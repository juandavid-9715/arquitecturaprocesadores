==> flow/design.v <==
module sumador_1bit(
        input A,
        input B,
        input Ci,
        output Cout,
        output Sum
    );
    wire a_ab;
    wire x_ab;
    wire count_t;
    and(a_ab, A, B);
    xor(x_ab, A, B);
    xor(Sum, x_ab, Ci);
    and(count_t, x_ab, Ci);
    or(Cout, count_t, a_ab);
endmodule
module sumador_4bit(
        input  [3:0] A,
        input  [3:0] B,
        input        Ci,
        output       Cout,
        output [3:0] Sum
    );
    wire c1, c2, c3;
    sumador_1bit s0 (.A(A[0]), .B(B[0]), .Ci(Ci), .Cout(c1), .Sum(Sum[0]));
    sumador_1bit s1 (.A(A[1]), .B(B[1]), .Ci(c1), .Cout(c2), .Sum(Sum[1]));
    sumador_1bit s2 (.A(A[2]), .B(B[2]), .Ci(c2), .Cout(c3), .Sum(Sum[2]));
    sumador_1bit s3 (.A(A[3]), .B(B[3]), .Ci(c3), .Cout(Cout), .Sum(Sum[3]));
endmodule
module restador_4bit(
    input [3:0] A,
    input [3:0] B,
    input       Select,
    output      Cout,
    output [3:0] Res
);
    wire [3:0] Bx;
    wire [3:0] s;
    xor(Bx[0], B[0], Select);
    xor(Bx[1], B[1], Select);
    xor(Bx[2], B[2], Select);
    xor(Bx[3], B[3], Select);
    sumador_4bit s0(.A(A), .B(Bx), .Ci(Select), .Cout(Cout), .Sum(s));
    assign Res = (Cout) ? s : ~s + 1'b1;
endmodule
module multiplicador(
        input clk,
        input init,    
        input [3:0] MR, 
        input [3:0] MD, 
        output reg done,
        output reg [7:0] pp
    );
    reg sh;
    reg rst;
    reg add;
    reg [7:0] A;
    reg [3:0] B;
    wire z;
    reg [2:0] status;
    parameter START = 0, CHECK = 1, ADD = 2, SHIFT = 3, END1 = 4;
    initial begin
        status = START;
        rst = 1'b0;
        pp = 8'b0;
        A = 8'b0;
        B = 4'b0; 
    end
    always @(negedge clk) begin
        case (status)
            START: begin
                sh <= 1'b0;
                add <= 1'b0;
                if (init) begin
                    status <= CHECK;
                    done <= 1'b0;
                    rst <= 1'b1;
                end
            end
            CHECK: begin 
                done <= 1'b0;
                rst <= 1'b0;
                sh <= 1'b0;
                add <= 1'b0;
                status <= (B[0]==1)? ADD : SHIFT;
            end
            ADD: begin
                done <= 1'b0;
                rst <= 1'b0;
                sh <= 1'b0;
                add <= 1'b1;
                status <= SHIFT;
            end
            SHIFT: begin
                done <= 1'b0;
                rst <= 1'b0;
                sh <= 1'b1;
                add <= 1'b0;
                status <= (z==1)? END1 : CHECK;
            end
            END1: begin
                done <= 1'b1;
                rst <= 1'b0;
                sh <= 1'b0;
                add <= 1'b0;
                status <= START;
            end
            default: status <= START;
        endcase 
    end 
    always @(posedge clk) begin
        if (rst) begin
            A <= {4'b000,MD};
            B <= MR;
        end
        else begin 
            if (sh) begin
                A <= A << 1;
                B <= B >> 1;
            end
        end
    end 
    always @(posedge clk) begin
        if (rst) begin
            pp <= 8'b0;
        end
        else begin 
            if (add) begin
                pp <= pp + A;
            end
        end
    end
    assign z = (B==0)? 1'b1 : 1'b0;
endmodule
module and0(
    input [3:0] A,
    input [3:0] B,
    output [3:0] Sal
);
    assign Sal = A & B;
endmodule  
module alu (
    input [3:0] A,
    input [3:0] B,
    input Clk,
    input Init,    
    input [1:0] Select,
    output reg Cout,
    output reg Done,
    output reg [7:0] Sal
);
    wire [3:0] sal_sum, sal_res, sal_and;
    wire [7:0] sal_mul;
    wire cout_sum, cout_res, done_mul;
    sumador_4bit sum(.A(A), .B(B), .Ci(1'b0), .Cout(cout_sum), .Sum(sal_sum));
    restador_4bit res(.A(A), .B(B), .Select(1'b1), .Cout(cout_res), .Res(sal_res));
    multiplicador mul(.clk(Clk), .init(Init), .MR(A), .MD(B), .done(done_mul), .pp(sal_mul));
    and0 and1(.A(A), .B(B), .Sal(sal_and));
    always @(*) begin
        case(Select)
            2'b00: begin
                Sal = {4'b0000, sal_sum};
                Cout = cout_sum;
                Done = 1'b0;
            end
            2'b01: begin
                Sal = {4'b0000, sal_res}; 
                Cout = cout_res;
                Done = 1'b0;
            end
            2'b10: begin
                Sal = sal_mul; 
                Cout = 1'b0;
                Done = done_mul;
            end
            2'b11: begin
                Sal = sal_and;
                Cout = 1'b0;
                Done = 1'b0;
            end
            default: begin
                Sal = 8'b00000000;
            end
        endcase
    end
endmodule  
module display_num(
    input [3:0] num,
    output reg [6:0] seg
);
    always @(num) begin
        case (num)
            0:seg = 7'b0000001;
            1:seg = 7'b1001111;
            2:seg = 7'b0010010;
            3:seg = 7'b0000110;
            4:seg = 7'b1001100;
            5:seg = 7'b0100100;
            6:seg = 7'b0100000;
            7:seg = 7'b0001111;
            8:seg = 7'b0000000;
            9:seg = 7'b0000100;
            10:seg = 7'b0001000;
            11:seg = 7'b1100000;
            12:seg = 7'b0110001;
            13:seg = 7'b1000010;
            14:seg = 7'b0110000;
            15:seg = 7'b0111000;
            default:seg = 7'b1111111;
        endcase
    end
endmodule
module display_ope(
    input [3:0] ope,
    output reg [6:0] seg
);
    always @(ope) begin
        case (ope)
            0:seg = 7'b1011100;
            1:seg = 7'b1111110;
            2:seg = 7'b1001000;
            3:seg = 7'b0001000;
            4:seg = 7'b1110110;
            default:seg = 7'b1111111;
        endcase
    end
endmodule
module top (
    input [3:0] A,
    input [3:0] B,
    input Clk,
    input Init,    
    input [1:0] Select,
    output Cout,
    output Done,
    output [6:0] oup_display1,
    output [6:0] oup_display2,
    output [6:0] oup_display3,
    output [6:0] oup_display4,
    output [6:0] oup_display5,
    output [6:0] oup_display6
);
    wire [7:0] alu_oup;
    reg [3:0] operador;
    initial begin
        operador = 4'b0100;
    end
    alu alu1(.A(A), .B(B), .Clk(Clk), .Init(~Init), .Select(Select), .Cout(Cout), .Done(Done), .Sal(alu_oup));
    always @(negedge Clk) begin
        if (Select != 2'b01) begin
            operador = 4'b0100;
        end
        else begin
            if (alu_oup != 0) begin
                operador = (Cout) ? 4'b0001 : 4'b0100;
            end
            else begin
                operador = 4'b0100;
            end
        end
    end
    display_num display1(.num(A), .seg(oup_display1));
    display_ope display2(.ope({2'b00, Select}), .seg(oup_display2));
    display_num display3(.num(B), .seg(oup_display3));
    display_ope display4(.ope(operador), .seg(oup_display4));
    display_num display5(.num(alu_oup[7:4]), .seg(oup_display5));
    display_num display6(.num(alu_oup[3:0]), .seg(oup_display6));
endmodule
# From RTL to reports: top
# What the tools print for top, step after step.
# Line numbers count from 1 in the design file above.
# Operators: Yosys type, input widths -> output width; for muxes data width and select width s.
# Not given: n/a
# design
design,top
clock_port,Clk
cell_library,sky130hd
lib_corner,tt_025C_1v80

# Elaborated design
# Counts by Yosys on the flattened word-level netlist (proc, flatten, opt, wreduce; memories kept). Register bits leave out memories and registers merged into their read ports (data or address). Print and check cells are left out.
# Yosys's memory passes give these memory sizes; they may raise the number of words (mostly to a power of two), join words into wider ones and drop unused or constant bits.
# op_classes
addsub,2
eq_ne,13
mux,22
logic,43
reduce_and_logical,20
# op_table
op,n
$pmux 7 s5,1
$pmux 8 s4,1
$pmux 7 s4,1
$mux 4,5
$and 1x1->1,14
$xor 1x1->1,14
$logic_not 4->1,3
$reduce_or 4->1,3
$pmux 3 s4,1
$mux 3,3
$reduce_bool 2->1,4
$eq 4x2->1 const B,2
$add 8x8->8,1
$reduce_bool 8->1,1
$pmux 1 s2,4
$or 1x1->1,7
$not 1->1,6
$eq 3x2->1 const B,2
$reduce_or 3->1,2
$pmux 1 s3,2
$eq 2x2->1 const B,2
$reduce_and 2->1,2
$reduce_or 2->1,2
$add 4x1->4 const B,1
$eq 4x1->1 const B,1
$eq 4x3->1 const B,1
$and 4x4->4,1
$not 4->4,1
# Other operator kinds: 9; their cells: 12.
# word_totals
register_bits,31
romBits,448
memories,4
elab_cells,114
# memory_table
memory,words,word_bits,rd,wr,line_no,text
(name not given),16,7,1,0,192,case (num)
(name not given),16,7,1,0,192,
(name not given),16,7,1,0,192,
(name not given),16,7,1,0,192,

# Depth
# Yosys ltp: most cells in a row. Word level: on the elaborated netlist, between registers, memories and ports. Mapped: between sequential cells and ports; inverters and the memories' decode and read muxes count.
# depth
word_depth,15
ABC_AREA,0
mapped_depth,14
ltp_nobuf,14

# Netlist
# Source: synth_stat.txt of the flow (Yosys; design flattened, memories mapped). It holds for the ABC_AREA given above (unset counts as 0); a run with the other value may have another netlist.
# Totals and module areas in this step are rounded.
# synth_totals
cells,341
yosys_area_mm2,0.002998
seq_area_mm2,0.0007307
ffs,29
buf_cells,27
# types
type,n,area_total_um2
sky130_fd_sc_hd__ha_1,37,462.944
sky130_fd_sc_hd__edfxtp_1,15,450.432
sky130_fd_sc_hd__dfxtp_1,14,280.269
sky130_fd_sc_hd__mux2i_1,19,190.182
sky130_fd_sc_hd__nor2_1,41,153.898
sky130_fd_sc_hd__fa_1,7,140.134
sky130_fd_sc_hd__mux2_2,11,123.869
sky130_fd_sc_hd__inv_1,28,105.101
sky130_fd_sc_hd__o21ai_0,18,90.086
sky130_fd_sc_hd__mux4_2,3,67.565
sky130_fd_sc_hd__o211ai_1,9,67.565
sky130_fd_sc_hd__buf_4,8,60.058
sky130_fd_sc_hd__clkbuf_1,15,56.304
sky130_fd_sc_hd__a21oi_1,11,55.053
sky130_fd_sc_hd__nand2_1,14,52.55
sky130_fd_sc_hd__nand2b_1,7,43.792
sky130_fd_sc_hd__nand3_1,8,40.038
sky130_fd_sc_hd__a211oi_1,5,37.536
# Not listed: further types 37, cells in them 71.
# The figures by module come from a second, unflattened synthesis with its own total; it is not the netlist above.
# unflattened
cells_unflattened,340
area_unflattened_mm2,0.003159
# Rows give one instance, submodules left out.
# modules
mod,n_inst,n_cells,area_mm2,seq_area_mm2
multiplicador,1,136,0.001425,0.0006907
display_num,4,33,0.000269,0
alu,1,15,0.0001627,0
sumador_1bit,8,1,0.00002,0
display_ope,2,10,0.0000576,0
restador_4bit,1,15,0.0001114,0
top,1,10,0.0000838,0.00004
and0,1,4,0.000025,0
sumador_4bit,2,0,0,0

Add stored flow runs of top

top through Yosys and OpenROAD on sky130hd: 2 stored runs, unordered, with their settings and measured results. The constraints put input and output delay at 20% of the set period each and load the outputs with 0.01 pF.
Measured values are rounded.

Flow run A, flow files:
==> flow/run.sh <==
#!/bin/bash
# the make line also repeats the synthesis and layout settings of config.mk as NAME=value (left out here)
make -C /OpenROAD-flow-scripts/flow DESIGN_CONFIG=/design/flow/config.mk WORK_HOME=/design/flow/orfs CLKGATE_MAP_FILE= finish
==> flow/config.mk <==
export PLATFORM = sky130hd
export DESIGN_NAME = top
export DESIGN_NICKNAME = top
export VERILOG_FILES = /design/flow/design.v
export SDC_FILE = /design/flow/constraint.sdc
export NUM_CORES = 4
export LEC_CHECK = 0
export CAP_MARGIN = 20
export CORE_MARGIN = 2
export CORE_UTILIZATION = 52
export SLEW_MARGIN = 20
==> flow/constraint.sdc <==
create_clock -name core_clock -period 11.2 [get_ports {Clk}]
set_input_delay 2.2400 -clock core_clock [delete_from_list [all_inputs] [get_ports {Clk}]]
set_output_delay 2.2400 -clock core_clock [all_outputs]
set_load 0.01 [all_outputs]

==> results of flow run A, as CSV <==
result,value
yosys_chip_area_mm2,0.002998
die_mm2,0.006389
finalUtil_pct,66.3
ws_setup_ns,0.577
tns_setup_ns,0.000
hold_ws_ns,0.523

Flow run B, flow files:
==> flow/run.sh <==
#!/bin/bash
# the make line also repeats the synthesis and layout settings of config.mk as NAME=value (left out here)
make -C /OpenROAD-flow-scripts/flow DESIGN_CONFIG=/design/flow/config.mk WORK_HOME=/design/flow/orfs CLKGATE_MAP_FILE= finish
==> flow/config.mk <==
export PLATFORM = sky130hd
export DESIGN_NAME = top
export DESIGN_NICKNAME = top
export VERILOG_FILES = /design/flow/design.v
export SDC_FILE = /design/flow/constraint.sdc
export NUM_CORES = 4
export LEC_CHECK = 0
export CAP_MARGIN = 40
export CELL_PAD_IN_SITES_DETAIL_PLACEMENT = 2
export CORE_MARGIN = 10
export CORE_UTILIZATION = 31
export CTS_CLUSTER_DIAMETER = 110
export MIN_ROUTING_LAYER = met1
export PLACE_DENSITY = 0.8
export SLEW_MARGIN = 20
==> flow/constraint.sdc <==
create_clock -name core_clock -period 14.0 [get_ports {Clk}]
set_input_delay 2.8000 -clock core_clock [delete_from_list [all_inputs] [get_ports {Clk}]]
set_output_delay 2.8000 -clock core_clock [all_outputs]
set_load 0.01 [all_outputs]

==> results of flow run B, as CSV <==
result,value
yosys_chip_area_mm2,0.002998
die_mm2,0.014
finalUtil_pct,39.4
ws_setup_ns,0.666
tns_setup_ns,0.000
hold_ws_ns,0.541
